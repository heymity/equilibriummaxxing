==> flow/design.v <==
module decoder_5 (
    input  wire        clock,
    input  wire        reset,
    input  wire        carrega_frame,
    input  wire [4:0]  led_select,
    input  wire [23:0] cor_led,
    output reg [2:0]  led_index,
    output reg [23:0] led0,
    output reg [23:0] led1,
    output reg [23:0] led2,
    output reg [23:0] led3,
    output reg [23:0] led4
);
    integer i;
    reg [23:0] leds_int [0:4];
    always @(posedge clock or posedge reset) begin
        if (reset) begin
            for (i = 0; i < 5; i=i+1)
                leds_int[i] <= 24'h000000;
        end
        else if (carrega_frame) begin
            for (i = 0; i < 5; i=i+1)
                leds_int[i] <= led_select[i] ? cor_led : 24'h000000;
        end
    end
    always @(*) begin
        led_index = 3'd0;
        for (i = 4; i >= 0; i=i-1) begin
            if (leds_int[i] != 24'h000000) begin
                led_index = i[2:0];
            end
        end
        {led0, led1, led2, led3, led4} = {
            leds_int[0],
            leds_int[1],
            leds_int[2],
            leds_int[3],
            leds_int[4]
        };
    end
endmodule
# Tool chain data of decoder_5
# The steps from the RTL of decoder_5 to its reports follow in flow order.
# Lines are those of the file above, counted from 1.
# A cell with n/a has no value.
# inputs
design	decoder_5
clock	clock
library	sky130hd
lib_corner	tt_025C_1v80

# After elaboration
# Counts by Yosys on the flattened word-level netlist (proc, flatten, opt, wreduce). Print and check cells are left out. Cells with the same type and inputs are merged into one.
# word_totals
ff_bits	120
latchBits	0
mem_bits_rw	0
mem_bits_ro	0
clocked_rd_ports_x_width	0
memories	0
in_bits	32
output_inout_bits	123
word_cells	20
# op_classes
add_sub_neg	0
multipliers	0
div	0
cmp	0
equal	0
shifts	0
muxes	10
logic	0
reduce_logical	5
# op_table
cell	count
nonzero test 24 bit	5
2-to-1 mux 24 bit	5
2-to-1 mux 3 bit	5

# Logic depth
# Depth = most cells in a row (Yosys ltp): at word level without a register or memory, in the mapped netlist without a sequential cell, where the memories' decode and read muxes count.
# depth
ltp_word	6
abc_area	0
mapped_depth	7
depth_no_buf	4

# Mapped cells and area
# The flow's flattened synthesis, as Yosys stat reports it; memories are mapped. The netlist is that of the ABC_AREA named above (0 if unset); the other value can give another one.
# Totals and module areas in this step are rounded.
# synth_totals
cell_count	563
mapped_area_um2	5080
seq_area_um2	3000
flip_flops	120
n_buf	35
# by_type
cell	count	area_total_um2
sky130_fd_sc_hd__dfrtp_1	120	3002.88
sky130_fd_sc_hd__o21ai_0	120	600.576
sky130_fd_sc_hd__nand3_1	96	480.461
sky130_fd_sc_hd__inv_1	121	454.186
sky130_fd_sc_hd__nor4_1	27	168.912
sky130_fd_sc_hd__nand2_1	27	101.347
sky130_fd_sc_hd__clkbuf_1	26	97.594
sky130_fd_sc_hd__buf_2	8	40.038
sky130_fd_sc_hd__nand4_1	6	37.536
sky130_fd_sc_hd__and4bb_1	1	12.512
sky130_fd_sc_hd__or4_4	1	11.261
sky130_fd_sc_hd__o311a_1	1	10.01
sky130_fd_sc_hd__and4_1	1	8.758
sky130_fd_sc_hd__a211oi_1	1	7.507
sky130_fd_sc_hd__buf_4	1	7.507
sky130_fd_sc_hd__nor2_1	2	7.507
sky130_fd_sc_hd__o211ai_1	1	7.507
sky130_fd_sc_hd__or4_1	1	7.507
# Other cell types: 2; their cells: 2.

# Path before layout
# Source: OpenSTA report_checks on the synthesized netlist (no wires, ideal clock, input and output delay 20% of the period each), path of least setup slack; recovery checks are left aside. Register names are those of the netlist, which keeps one name where synthesis merged equal registers.
# synth_path
path_kind	reg2out
startpoint	register leds_int[2][21]
endpoint	output port led_index[0]
tclk_ps	1870
output_delay_ps	374
launch_ps	0
arrival_time_ps	1505
t_required_ps	1496
slack_ps	-9
delay_ps	1505
path_stages	5
n_path_buf	0
period_less_setup_slack_ps	1879
# "delay_ps" = arrival - input delay + setup time.
# A path that ends at an output port has no setup time.
# "path_stages": output pins that drive a net of the path, with the launching flip-flop's if there is one; two outputs of one cell count as two.
# "period_less_setup_slack_ps" = period - worst setup slack (recovery checks aside). The figure is calculated, with input and output delays left at 20% of the set period.
# The rows between start and end are the longest chain of elaborated cells between them; the timing report does not say that the signal goes this way. Where chains are equally long, one stands for them.
# A line is the first line of the expression or statement that the cell stems from. Yosys adds cells for indexed reads and writes and turns some case tables into memories.
# synth_between
path_cell_list	sky130_fd_sc_hd__dfrtp_1 -> sky130_fd_sc_hd__or4_4 -> sky130_fd_sc_hd__nor2_1 -> sky130_fd_sc_hd__o211ai_1 -> sky130_fd_sc_hd__a211oi_1
elab_chain_len	4
cells_between	4
cone_lines	1
cone_classes	mux (3); reduce/logical (1)
# synth_lines
element	line	source
start: declaration	15	reg [23:0] leds_int [0:4];
start: assignment	19	leds_int[i] <= 24'h000000;
start: assignment	23	leds_int[i] <= led_select[i] ? cor_led : 24'h000000;
nonzero test 24 bit	29	if (leds_int[i] != 24'h000000) begin
2-to-1 mux 3 bit (3 in a row)	29
end: declaration	7	output reg [2:0]  led_index,

# Path in the finished layout
# Path of least setup slack in the final report of flow run B (OpenROAD, finished layout, wires in). Where an end is a register, its clock arrival counts in the times.
# The report prints the path's times to 10 ps; the period is as set.
# layout_path
path_kind	reg2out
startpoint	register leds_int[0][22]
endpoint	output port led_index[2]
tclk_ps	1550
output_delay_ps	310
launch_ps	410
arrival_time_ps	2070
t_required_ps	1240
slack_ps	-830
path_stages	7
n_path_buf	2
# The rows between start and end are the longest chain of elaborated cells between them; the timing report does not say that the signal goes this way. Where chains are equally long, one stands for them.
# layout_between
path_cell_list	sky130_fd_sc_hd__dfrtp_1 -> sky130_fd_sc_hd__nor4_2 -> sky130_fd_sc_hd__nand4_1 -> sky130_fd_sc_hd__buf_6 -> sky130_fd_sc_hd__nor4_4 -> sky130_fd_sc_hd__o311a_1 -> sky130_fd_sc_hd__buf_6
elab_chain_len	2
cells_between	2
cone_lines	1
cone_classes	mux (1); reduce/logical (1)
# layout_lines
element	line	source
start: declaration	15	reg [23:0] leds_int [0:4];
start: assignment	19	leds_int[i] <= 24'h000000;
start: assignment	23	leds_int[i] <= led_select[i] ? cor_led : 24'h000000;
nonzero test 24 bit	29	if (leds_int[i] != 24'h000000) begin
2-to-1 mux 3 bit	29
end: declaration	7	output reg [2:0]  led_index,

Module decoder_5, platform sky130hd: 2 stored runs of the flow (Yosys, OpenROAD) with differing settings, in no particular order. Input and output delays are each 20% of the period that was set; the output load is 0.01 pF.
"achievedPeriod_ps" is the run's clock period less its worst setup slack. It is reckoned from that one timing run; input and output delays stay at 20% of the period that was set.
"timing.worst_path_ps": the worst setup path's part of the clock period (all of it between registers, 20% less for each end at a port) less its slack. A launch clock that arrives late makes it longer, a capture clock that arrives late makes it shorter.
By "power.total_mw" is meant OpenSTA's value without simulated activity: inputs other than the clock are taken to toggle once in ten clock periods, and the tool carries that through the logic.
"timing.worst_path_ps" is known to 10 ps.
The measured numbers are rounded.

Flow run A, flow files:
==> flow/run.sh <==
#!/bin/bash
# the make line also repeats the synthesis and layout settings of config.mk as NAME=value (left out here)
make -C /OpenROAD-flow-scripts/flow DESIGN_CONFIG=/design/flow/config.mk WORK_HOME=/design/flow/orfs CLKGATE_MAP_FILE= finish
==> flow/config.mk <==
export PLATFORM = sky130hd
export DESIGN_NAME = decoder_5
export DESIGN_NICKNAME = decoder_5
export VERILOG_FILES = /design/flow/design.v
export SDC_FILE = /design/flow/constraint.sdc
export NUM_CORES = 4
export LEC_CHECK = 0
export CAP_MARGIN = 20
export CELL_PAD_IN_SITES_DETAIL_PLACEMENT = 0
export CELL_PAD_IN_SITES_GLOBAL_PLACEMENT = 2
export CORE_ASPECT_RATIO = 0.53
export CORE_MARGIN = 2
export CORE_UTILIZATION = 53
export MIN_ROUTING_LAYER = met2
export PLACE_DENSITY_LB_ADDON = 0.11
export SETUP_SLACK_MARGIN = 0.31
export SLEW_MARGIN = 35
==> flow/constraint.sdc <==
create_clock -name core_clock -period 1.13 [get_ports {clock}]
set_input_delay 0.2260 -clock core_clock [delete_from_list [all_inputs] [get_ports {clock}]]
set_output_delay 0.2260 -clock core_clock [all_outputs]
set_load 0.01 [all_outputs]

Flow run A: unfinished; error FLW-0024 in placement

Flow run B, flow files:
==> flow/run.sh <==
#!/bin/bash
# the make line also repeats the synthesis and layout settings of config.mk as NAME=value (left out here)
make -C /OpenROAD-flow-scripts/flow DESIGN_CONFIG=/design/flow/config.mk WORK_HOME=/design/flow/orfs CLKGATE_MAP_FILE= finish
==> flow/config.mk <==
export PLATFORM = sky130hd
export DESIGN_NAME = decoder_5
export DESIGN_NICKNAME = decoder_5
export VERILOG_FILES = /design/flow/design.v
export SDC_FILE = /design/flow/constraint.sdc
export NUM_CORES = 4
export LEC_CHECK = 0
export CAP_MARGIN = 20
export CORE_ASPECT_RATIO = 0.79
export CORE_MARGIN = 2
export CORE_UTILIZATION = 18
export GPL_ROUTABILITY_DRIVEN = 0
export GPL_TIMING_DRIVEN = 1
export SLEW_MARGIN = 30
export TNS_END_PERCENT = 90
==> flow/constraint.sdc <==
create_clock -name core_clock -period 1.55 [get_ports {clock}]
set_input_delay 0.3100 -clock core_clock [delete_from_list [all_inputs] [get_ports {clock}]]
set_output_delay 0.3100 -clock core_clock [all_outputs]
set_load 0.01 [all_outputs]

==> results of flow run B, as CSV <==
result,value
synth_area_um2,5080
timing.worst_path_ps,2070
worst_path_kind,"reg2out"
achievedPeriod_ps,2376
power.total_mw,9.47
finalCellArea_um2,8910
die_footprint_um2,29600
hold_ws_ps,286
setup_ws_ps,-826
timing.setup.tns_ps,-2380
